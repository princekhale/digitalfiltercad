==> flow/design.v <==
module testIIRTemplate(clk, in, rst, out);
	input [31:0] in;
	input clk, rst;
	output [31:0] out;
	reg signed [31:0] out, z1, z2;
	reg signed [63:0] y,y1;
	reg signed [31:0] a1 = 32'b0000000000000011_0000000000000000;
	reg signed [31:0] a2 = 32'b0000000000000000_1100000000000000;
	reg signed [31:0] b1 = 32'b0000000000000101_1010000000000000;
	always @(posedge clk or negedge rst)
	begin
			if(rst==1'b0) begin
				out <= 0;
				z1 <= 0;
				z2 <= 0;
			end else begin
				z2 <= z1;
				z1 <= in;
				y <= in + a1*z1 + a2*z2;
				y1 <= y + b1*z1;
				out <= y1[47:16];
			end
	end
endmodule
* Tool chain data of testIIRTemplate
The steps from the RTL of testIIRTemplate to its reports follow in flow order. Line numbers count from 1 in the design file above. Library cell names are shortened. Not given: n/a
Inputs: design top testIIRTemplate, clock input clk, standard-cell library sky130hd, library corner tt_025C_1v80

* Word level
Yosys after proc, flatten, opt, wreduce and memory -nomap, before mapping. Enables and synchronous resets that opt folds into registers are not counted as muxes. Memory bits, and registers merged into a memory's read port (data or address), are not among the register bits. Print and check cells are not counted. Equal cells are merged and count once.
Cells by class: add/subtract/negate cells 3, multipliers 3
Operator list (count):
- multiplier 7 x 32 -> 35 bit (first input constant) | 1
- adder 48 bit | 2
- multiplier 2 x 32 -> 34 bit (first input constant) | 1
- multiplier 2 x 32 -> 32 bit (first input constant) | 1
- adder 32 x 48 -> 48 bit | 1
Word-level totals: bits in registers 192, output and inout bits 32, cells after elaboration 11

* Depth
Depth = most cells in a row (Yosys ltp): at word level without a register or memory, in the mapped netlist without a sequential cell, where the memories' decode and read muxes count.
Depth: depth after elaboration 3, ABC_AREA 0, gate-level depth with buffers 27, depth with buffers taken out 27

* Mapped cells and area
Source: synth_stat.txt of the flow (Yosys; design flattened, memories mapped). It holds for the ABC_AREA given above (unset counts as 0); a run with the other value may have another netlist.
Synthesis totals: cell count 1485, cell area after synthesis 14697.8 um^2, sequential part of the area 4414.2 um^2, flip-flop cells 163
Cells by type:
- ha_1 | count 213, area in all 2.67E+03 um^2
- dfrtp_1 | count 96, area in all 2.4E+03 um^2
- edfxtp_1 | count 67, area in all 2011.93 um^2
- fa_1 | count 77, area in all 1.54E+03 um^2
- xnor2_1 | count 112, area in all 980.941 um^2
- inv_1 | count 187, area in all 701.923 um^2
- a21oi_1 | count 130, area in all 650.624 um^2
- a21o_1 | count 67, area in all 502.982 um^2
- o21ai_0 | count 74, area in all 370.355 um^2
- xor2_1 | count 34, area in all 297.786 um^2
- nor2_1 | count 76, area in all 285.274 um^2
- nand2_1 | count 51, area in all 191.434 um^2
- o21bai_1 | count 21, area in all 157.651 um^2
- nand2b_1 | count 24, area in all 150.144 um^2
- nor2b_1 | count 23, area in all 143.888 um^2
- o21a_1 | count 19, area in all 142.637 um^2
- nand3_1 | count 26, area in all 130.125 um^2
- and3_1 | count 20, area in all 125.12 um^2
Not listed: further types 48, cells in them 168.

* Timing after synthesis
OpenSTA on the mapped netlist: ideal clock, no wires. The path of least setup slack (recovery checks aside). Input and output delay are each 20% of the period. Register names are those of the netlist, which keeps one name where synthesis merged equal registers.
Timing after synthesis: path type flip-flop to flip-flop, start register z1[15], end register y1[43], clock period 5.57 ns, setup time 0.260 ns, arrival 5.456 ns, required time 5.310 ns, setup slack -0.146 ns, path delay 5.716 ns, driving pins on the path 26, path buffers 1, synthesis period reached 5.716 ns
"path delay" = arrival - input delay + setup time. "driving pins on the path": output pins that drive a net of the path, with the launching flip-flop's if there is one; two outputs of one cell count as two. "synthesis period reached" is the clock period less the worst setup slack; recovery checks do not enter. This is arithmetic on one report: input and output delays are still those of the set period (20% each). The rows between start and end are the longest chain of elaborated cells between them; the timing report does not say that the signal goes this way. Where chains are equally long, one stands for them. Each line given opens the expression or statement behind the cell; cells for indexed reads and writes are added by Yosys, which also makes memories of some case tables.
Between the ends, after synthesis: path through dfrtp_1 > ha_1 > ha_1 > fa_1 > inv_1 > fa_1 > inv_1 > ha_1 > clkbuf_1 > a21o_1 > a21o_1 > or3_1 > o21ai_0 > a21oi_1 > a41oi_1 > nor2_1 > nor2_1 > xnor2_1 > ha_1 > nand3_1 > or3_1 > a21oi_1 > nand3b_1 > nand3_1 > and3_1 > xnor2_1, length of the longest elaborated chain 2
RTL lines, path after synthesis:
- start: declaration | RTL line 5 | reg signed [31:0] out, z1, z2;
- start: assignment | RTL line 14 | z1 <= 0;
- start: assignment | RTL line 18 | z1 <= in;
- multiplier 7 x 32 -> 35 bit | RTL line 20 | y1 <= y + b1*z1;
- adder 48 bit | RTL line 20
- end: assignment | RTL line 20

* Timing after layout
From the final timing report of record 1: the path of least setup slack in the routed layout; clock arrival at registers is part of the times.
Timing after layout: path type flip-flop to flip-flop, start register z1[4], end register y1[45], clock period 5.94 ns, setup time 0.26 ns, arrival 5.96 ns, required time 6.14 ns, setup slack 0.18 ns, driving pins on the path 26, path buffers 0
The rows between start and end are the longest chain of elaborated cells between them; the timing report does not say that the signal goes this way. Where chains are equally long, one stands for them.
Between the ends, after layout: path through dfrtp_2 > ha_4 > ha_4 > inv_2 > fa_1 > fa_1 > inv_2 > ha_4 > o21a_1 > o21ai_2 > a21oi_2 > nor2_2 > nor2b_1 > nor2_1 > xnor2_1 > ha_1 > a21o_1 > a21o_1 > a21o_1 > nor4_4 > a311o_1 > nand2_2 > a21o_1 > a31oi_4 > o41ai_2 > xor2_1, length of the longest elaborated chain 2
RTL lines, path after layout:
- start: declaration | RTL line 5 | reg signed [31:0] out, z1, z2;
- start: assignment | RTL line 14 | z1 <= 0;
- start: assignment | RTL line 18 | z1 <= in;
- multiplier 7 x 32 -> 35 bit | RTL line 20 | y1 <= y + b1*z1;
- adder 48 bit | RTL line 20
- end: assignment | RTL line 20

## Implementation results

Design testIIRTemplate on sky130hd. What follows are 2 stored runs of the flow, each under its own settings; their order means nothing. The constraints put input and output delay at 20% of the set period each and load the outputs with 0.01 pF.
By "achieved clock period" is meant the clock period of the run minus its worst setup slack. This is arithmetic on one report: input and output delays are still those of the set period (20% each).
"worst setup path time": the worst setup path's part of the clock period (all of it between registers, 20% less for each end at a port) less its slack. A launch clock that arrives late makes it longer, a capture clock that arrives late makes it shorter.
"total power after layout": no workload was simulated; the value follows from the tool's default switching activity.

* Record 1 | settings: period_ns 5.94; CORE_UTILIZATION 37; SETUP_SLACK_MARGIN 1.38; CORE_MARGIN 4; CELL_PAD_IN_SITES_GLOBAL_PLACEMENT 3; CELL_PAD_IN_SITES_DETAIL_PLACEMENT 1; TNS_END_PERCENT 75; GPL_ROUTABILITY_DRIVEN 1; CTS_CLUSTER_SIZE 42; CAP_MARGIN 20; SLEW_MARGIN 20 | results: total negative slack on setup checks 0.000 ns; full die area 42977.4 um^2; worst setup path time 5.76 ns; class of the worst setup path flip-flop to flip-flop; utilization 0.512; total power after layout 13.295 mW; standard-cell area of the final layout 19914.1 um^2; post-route worst hold slack 0.349 ns; worst slack on setup checks 0.180 ns; achieved clock period 5.760 ns; synthesis area 14697.8 um^2
* Record 2 | settings: period_ns 10.1; CORE_UTILIZATION 37; SETUP_SLACK_MARGIN 1.37; PLACE_DENSITY_LB_ADDON 0.06; ABC_AREA 1; CAP_MARGIN 40; MIN_ROUTING_LAYER met2; CORE_MARGIN 2; SLEW_MARGIN 20 | results: total negative slack on setup checks 0.000 ns; full die area 47080.3 um^2; worst setup path time 6.19 ns; class of the worst setup path flip-flop to flip-flop; utilization 0.419; total power after layout 7.047 mW; standard-cell area of the final layout 18879.4 um^2; post-route worst hold slack 0.350 ns; worst slack on setup checks 3.906 ns; achieved clock period 6.194 ns; synthesis area 16783.6 um^2
